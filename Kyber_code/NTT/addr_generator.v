==> flow/design.v <==
module addr_generator (
    input clk,
    input rst,
    input [1:0] mode,
    input [7:0] cycle_cnt,
    input [2:0] stage,
    output reg [6:0] coef_addr,
    output reg [4:0] raddr,
    output reg [4:0] waddr
);
reg [4:0] stage_offset;
reg [4:0] raddr_offset;
reg [6:0] coef_addr_offset;
reg [6:0] coef_addr_cnt;
wire [7:0] cycle_cnt_sub_2;
assign cycle_cnt_sub_2 = cycle_cnt - 2;
reg [4:0] waddr_shift_reg [5:0];
always @(*) begin
    case(mode)
    2'd0: begin
        case(stage)
        3'd0: stage_offset = 5'd16;
        3'd1: stage_offset = 5'd8;
        3'd2: stage_offset = 5'd4;
        3'd3: stage_offset = 5'd2;
        default: stage_offset = 5'd1;
        endcase
    end
    2'd1: begin
        case(stage)
        3'd5: stage_offset = 5'd16;
        3'd4: stage_offset = 5'd8;
        3'd3: stage_offset = 5'd4;
        3'd2: stage_offset = 5'd2;
        default: stage_offset = 5'd1;
        endcase
    end
    default: begin  
        stage_offset = 5'd0;
    end
    endcase
end
always @(*) begin
    case(mode)
    2'd0: begin
        coef_addr_offset = 7'd1 << stage;
        coef_addr_cnt = stage == 3'd6 ? {cycle_cnt[4:0], 1'b0} : (cycle_cnt[4:0] >> (3'd5-stage));
    end
    2'd1: begin
        coef_addr_offset = 7'd1 << (3'd7 - stage);
        coef_addr_cnt = stage == 3'd0 ? {cycle_cnt[4:0], 1'b0} + 6'd2 :
                        stage == 3'd1 || stage == 3'd6 ? (cycle_cnt[4:0] >> (stage-1)) + 6'd1 :
                        { (cycle_cnt[4:0] >> (stage)), 1'b0 } + (cycle_cnt[0] ? 6'd2 : 6'd1);
    end
    2'd2: begin
        coef_addr_offset = 7'd64;
        coef_addr_cnt = { cycle_cnt_sub_2[7:2], 1'b0 };
    end
    2'd3: begin
        coef_addr_offset = 7'd0;
        coef_addr_cnt = 7'd0;
    end
    endcase
end
always @(*) begin
    case(mode)
    2'd0: begin
        case(stage)
        3'd0: raddr_offset = 5'd0;
        3'd1: raddr_offset = { 1'b0, cycle_cnt[4], 3'b0 } ;  
        3'd2: raddr_offset = { 1'b0, cycle_cnt[4:3], 2'b0 } ;  
        3'd3: raddr_offset = { 1'b0, cycle_cnt[4:2], 1'b0 } ;  
        default: raddr_offset = { 1'd0, cycle_cnt[4:1] };
        endcase
    end
    2'd1: begin
        case(stage)
        3'd5: raddr_offset = 5'd0;
        3'd4: raddr_offset = { 1'b0, cycle_cnt[4], 3'b0 } ;  
        3'd3: raddr_offset = { 1'b0, cycle_cnt[4:3], 2'b0 } ;  
        3'd2: raddr_offset = { 1'b0, cycle_cnt[4:2], 1'b0 } ;  
        default: raddr_offset = { 1'd0, cycle_cnt[4:1] };
        endcase        
    end
    2'd2: begin
        raddr_offset = cycle_cnt[7:2];
    end
    2'd3: begin
        raddr_offset = cycle_cnt[6:1];
    end
    endcase
end
always @(*) begin
    case(mode)
    2'd0, 
    2'd1: begin
        raddr = raddr_offset + cycle_cnt[4:1] + (cycle_cnt[0] ? stage_offset : 5'd0);
    end
    default: begin  
        raddr = raddr_offset;
    end
    endcase
end
always @(*) begin
    case(mode)
    2'd0: begin
       coef_addr = coef_addr_offset + coef_addr_cnt;
    end
    2'd1: begin
       coef_addr = coef_addr_offset - coef_addr_cnt;
    end
    2'd2: begin
        coef_addr = coef_addr_offset + coef_addr_cnt;
    end
    2'd3: begin
        coef_addr = 0;
    end
    endcase
end
integer i;
always @(posedge clk or posedge rst) begin
    if(rst) begin
        for(i=0; i<6; i=i+1) waddr_shift_reg[i] <= 0;
    end
    else begin
        case(mode)
        2'd0, 
        2'd1: begin
        waddr_shift_reg[0] <= raddr;
        for(i=1; i<6; i=i+1) waddr_shift_reg[i] <= waddr_shift_reg[i-1];
        end
        endcase
    end
end
always @(*) begin
    case(mode)
    2'd0, 
    2'd1: begin
       waddr = waddr_shift_reg[5];
    end
    2'd2: begin
       waddr = cycle_cnt[7:2] - 3;
    end
    2'd3: begin
       waddr = cycle_cnt[7:1] - 2;
    end
    endcase
end
endmodule
Tool chain data of addr_generator
Tool output for the design above, in the order of the flow. Lines are those of the file above, counted from 1. Operators carry their Yosys type and port widths (W data, S select, Z words). Library cell names are shortened. Not given: -

Design top: addr_generator. Clock input: clk. Cell library: sky130hd. Corner: tt_025C_1v80.

After elaboration
Source: Yosys, flattened and elaborated. Widths are those after wreduce. Registers that Yosys merges into a memory's read port (data or address) are not register bits. Print and check cells do not count. Equal cells are merged and count once.

For add/subtract/negate cells the number is 13. Multipliers: 0. The figure for div/mod/pow operators is 0. Under order comparisons stands 0. Under eq/ne operators stands 9. For shift operators the number is 5. The figure for muxes and demuxes is 16. The entry for bitwise logic cells reads 0. Under reductions and logical operators stands 5.

Operators with widths (number): $pmux W5 S4 (3); $pmux W7 S4 (2); $shr A5 B32 Y7 (1); $pmux W4 S4 (2); $pmux W7 S3 (1); $mux W7 (3); $pmux W5 S3 (1); $shl A1 B3 Y7 const A (2); $sub A5 B2 Y5 const B (2); $pmux W5 S2 (1); $mux W5 (2); $eq A3 B3 Y1 const B (3); $sub A8 B2 Y8 const B (1); $shr A5 B3 Y7 (1); $add A6 B2 Y7 (1); $add A6 B2 Y7 const B (1); $add A7 B1 Y7 const B (1); $add A7 B7 Y7 (1); $sub A7 B7 Y7 (1); $eq A3 B2 Y1 const B (2); $sub A3 B3 Y3 const A (2); $shr A5 B3 Y5 (1); $add A5 B4 Y5 (1); $add A5 B5 Y5 (1); $eq A2 B2 Y1 const B (2); $reduce_or A2 Y1 (2); $sub A3 B1 Y4 const B (1); $eq A3 B1 Y1 const B (1).

Not listed: further kinds 5, cells in them 5.

Under flip-flop bits (word level) stands 30. For bits in latches the number is 0. Under memory bits (writable) stands 0. The entry for memory bits (read-only) reads 0. Word width x clocked read ports: 0. The entry for memories reads 0. The entry for bits of input ports reads 15. For output and inout bits the number is 17. Under elaborated cells stands 54.

Logic depth
Yosys ltp: most cells in a row. Word level: on the elaborated netlist, between registers, memories and ports. Mapped: between sequential cells and ports; inverters and the memories' decode and read muxes count.

The figure for depth in word-level cells is 8. ABC_AREA: 0. For gate-level depth with buffers the number is 26. The entry for depth with buffers taken out reads 22.

Netlist
Source: synth_stat.txt of the flow (Yosys; design flattened, memories mapped). It holds for the ABC_AREA given above (unset counts as 0); a run with the other value may have another netlist. The area totals of this step are shown rounded.

Under cell count stands 456. The figure for chip area (Yosys) is 3730 sq um. The figure for sequential part of the area is 750.7 sq um. For mapped flip-flops the number is 30. For buffers the number is 33.

Cells by type: dfrtp_1 (number 30, total area 750.72 sq um); ha_1 (number 28, total area 350.336 sq um); mux2_2 (number 31, total area 349.085 sq um); nand2_1 (number 52, total area 195.187 sq um); a21oi_1 (number 36, total area 180.173 sq um); fa_1 (number 6, total area 120.115 sq um); nor2_1 (number 31, total area 116.362 sq um); mux2i_1 (number 10, total area 100.096 sq um); inv_1 (number 24, total area 90.086 sq um); xnor2_1 (number 10, total area 87.584 sq um); o21ai_0 (number 17, total area 85.082 sq um); nand3_1 (number 13, total area 65.062 sq um); xor2_1 (number 7, total area 61.309 sq um); a21o_1 (number 8, total area 60.058 sq um); nand2b_1 (number 9, total area 56.304 sq um); nor2b_1 (number 8, total area 50.048 sq um); buf_2 (number 9, total area 45.043 sq um); mux4_2 (number 2, total area 45.043 sq um).

Other cell types: 55; their cells: 125.

Timing after synthesis
Source: OpenSTA report_checks on the synthesized netlist (no wires, ideal clock, input and output delay 20% of the period each), path of least setup slack; recovery checks are left aside. Register names are those of the netlist, which keeps one name where synthesis merged equal registers.

Path type: input to output. Start point: input port stage[0]. End point: output port coef_addr[6]. Period: 8040 ps. The entry for output delay reads 1608 ps. The entry for time at the first pin reads 1608 ps. Data arrival time: 5761 ps. The figure for slack is 671 ps. The entry for path delay reads 4153 ps. The entry for driving pins on the path reads 23. Under path buffers stands 4. For period reached after synthesis the number is 7369 ps.

"path delay" = arrival - input delay + setup time. A path that ends at an output port has no setup time. "driving pins on the path": output pins that drive a net of the path, with the launching flip-flop's if there is one; two outputs of one cell count as two. "period reached after synthesis" = period - worst setup slack (recovery checks aside). The figure is calculated, with input and output delays left at 20% of the set period. The rows between start and end are the longest chain of elaborated cells between them; the timing report does not say that the signal goes this way. Where chains are equally long, one stands for them. A line is the first line of the expression or statement that the cell stems from. Yosys adds cells for indexed reads and writes and turns some case tables into memories.

Cells stage by stage: buf_6 > buf_6 > buf_2 > inv_1 > ha_1 > clkbuf_1 > mux4_2 > and3_1 > ha_1 > mux2i_1 > a221oi_1 > a311o_1 > inv_1 > ha_1 > nand2b_1 > xnor2_1 > ha_1 > nor2b_1 > o31ai_1 > a21oi_1 > xor2_1 > o32ai_1 > mux2i_1. For length of the longest elaborated chain the number is 8.

RTL lines, path after synthesis: start: declaration (RTL line 6) `input [2:0] stage,`; $sub A3 B1 Y4 (RTL line 52) `stage == 3'd1 || stage == 3'd6 ? (cycle_cnt[4:0] >> (stage-1)) + 6'd1 :`; $shr A5 B32 Y7 (RTL line 52); $add A7 B1 Y7 (RTL line 52); $mux W7 (RTL line 52); $mux W7 (RTL line 51) `coef_addr_cnt = stage == 3'd0 ? {cycle_cnt[4:0], 1'b0} + 6'd2 :`; $pmux W7 S4 (RTL line 44) `case(mode)`; $add A7 B7 Y7 (RTL line 113) `coef_addr = coef_addr_offset + coef_addr_cnt;`; $pmux W7 S3 (RTL line 105) `case(mode)`; end: declaration (RTL line 7) `output reg [6:0] coef_addr,`.

Path in the finished layout
Path of least setup slack in the final report of entry B (OpenROAD, finished layout, wires in). Where an end is a register, its clock arrival counts in the times. The path's times are printed in steps of 10 ps; the period is the one set.

Path type: input to output. Start point: input port stage[1]. End point: output port coef_addr[3]. Period: 7860 ps. The entry for output delay reads 1570 ps. The entry for time at the first pin reads 1570 ps. Data arrival time: 6000 ps. The figure for slack is 290 ps. The entry for driving pins on the path reads 20. Under path buffers stands 3.

The rows between start and end are the longest chain of elaborated cells between them; the timing report does not say that the signal goes this way. Where chains are equally long, one stands for them.

Cells stage by stage: clkdlybuf4s50_1 > inv_2 > ha_1 > nand2b_1 > a221oi_2 > o22ai_2 > ha_1 > mux2i_1 > a221oi_1 > a311o_1 > inv_1 > ha_1 > mux2_2 > ha_1 > a21o_1 > a21o_1 > buf_4 > xnor2_1 > a21oi_1 > clkdlybuf4s50_1. For length of the longest elaborated chain the number is 8.

RTL lines, path post-layout: start: declaration (RTL line 6) `input [2:0] stage,`; $sub A3 B1 Y4 (RTL line 52) `stage == 3'd1 || stage == 3'd6 ? (cycle_cnt[4:0] >> (stage-1)) + 6'd1 :`; $shr A5 B32 Y7 (RTL line 52); $add A7 B1 Y7 (RTL line 52); $mux W7 (RTL line 52); $mux W7 (RTL line 51) `coef_addr_cnt = stage == 3'd0 ? {cycle_cnt[4:0], 1'b0} + 6'd2 :`; $pmux W7 S4 (RTL line 44) `case(mode)`; $add A7 B7 Y7 (RTL line 113) `coef_addr = coef_addr_offset + coef_addr_cnt;`; $pmux W7 S3 (RTL line 105) `case(mode)`; end: declaration (RTL line 7) `output reg [6:0] coef_addr,`.

Data sheet: physical implementation of addr_generator

Measured results for addr_generator: 2 stored runs of the Yosys and OpenROAD flow on sky130hd. The settings differ; the order carries no meaning. The constraints put input and output delay at 20% of the set period each and load the outputs with 0.01 pF. "reached clock period" means the clock period less the worst setup slack. The figure is calculated, with input and output delays left at 20% of the set period. "allowed time less slack (worst setup path)" is the time allowed to the run's worst setup path (the clock period less input and output delay, where it has them) less its slack. Clock arrival times count: a late capture clock shortens it, a late launch clock lengthens it. "overall power" rests on the timing tool's default activity at the inputs, not on a simulated workload. "allowed time less slack (worst setup path)" is known to 10 ps. The results are shown rounded.

Files of entry A:
==> flow/run.sh <==
#!/bin/bash
# the make line also repeats the synthesis and layout settings of config.mk as NAME=value (left out here)
make -C /OpenROAD-flow-scripts/flow DESIGN_CONFIG=/design/flow/config.mk WORK_HOME=/design/flow/orfs CLKGATE_MAP_FILE= finish
==> flow/config.mk <==
export PLATFORM = sky130hd
export DESIGN_NAME = addr_generator
export DESIGN_NICKNAME = addr_generator
export VERILOG_FILES = /design/flow/design.v
export SDC_FILE = /design/flow/constraint.sdc
export NUM_CORES = 4
export LEC_CHECK = 0
export CAP_MARGIN = 20
export CELL_PAD_IN_SITES_GLOBAL_PLACEMENT = 2
export CORE_MARGIN = 7
export CORE_UTILIZATION = 60
export CTS_CLUSTER_DIAMETER = 81
export GPL_ROUTABILITY_DRIVEN = 1
export MAX_ROUTING_LAYER = met4
export PLACE_DENSITY_LB_ADDON = 0.24
export SLEW_MARGIN = 30
==> flow/constraint.sdc <==
create_clock -name core_clock -period 7.0 [get_ports {clk}]
set_input_delay 1.4000 -clock core_clock [delete_from_list [all_inputs] [get_ports {clk}]]
set_output_delay 1.4000 -clock core_clock [all_outputs]
set_load 0.01 [all_outputs]

Outcome of entry A: stopped before the end: placement reported FLW-0024.

Files of entry B:
==> flow/run.sh <==
#!/bin/bash
# the make line also repeats the synthesis and layout settings of config.mk as NAME=value (left out here)
make -C /OpenROAD-flow-scripts/flow DESIGN_CONFIG=/design/flow/config.mk WORK_HOME=/design/flow/orfs CLKGATE_MAP_FILE= finish
==> flow/config.mk <==
export PLATFORM = sky130hd
export DESIGN_NAME = addr_generator
export DESIGN_NICKNAME = addr_generator
export VERILOG_FILES = /design/flow/design.v
export SDC_FILE = /design/flow/constraint.sdc
export NUM_CORES = 4
export LEC_CHECK = 0
export CAP_MARGIN = 20
export CORE_ASPECT_RATIO = 1.05
export CORE_MARGIN = 2
export CORE_UTILIZATION = 18
export CTS_CLUSTER_SIZE = 32
export GPL_ROUTABILITY_DRIVEN = 1
export MAX_ROUTING_LAYER = met5
export PLACE_DENSITY_LB_ADDON = 0.18
export SLEW_MARGIN = 20
==> flow/constraint.sdc <==
create_clock -name core_clock -period 7.86 [get_ports {clk}]
set_input_delay 1.5720 -clock core_clock [delete_from_list [all_inputs] [get_ports {clk}]]
set_output_delay 1.5720 -clock core_clock [all_outputs]
set_load 0.01 [all_outputs]

Results of entry B. The synthesized cell area reads 3730 sq um. For the worst setup slack after layout the run shows 290 ps. The overall power reads 0.7427 mW. The reached clock period comes to 7570 ps. The die area reads 21890 sq um. For the allowed time less slack (worst setup path) the run shows 4430 ps. Class of the worst setup path: input to output. The measured standard-cell area after layout is 4875 sq um.
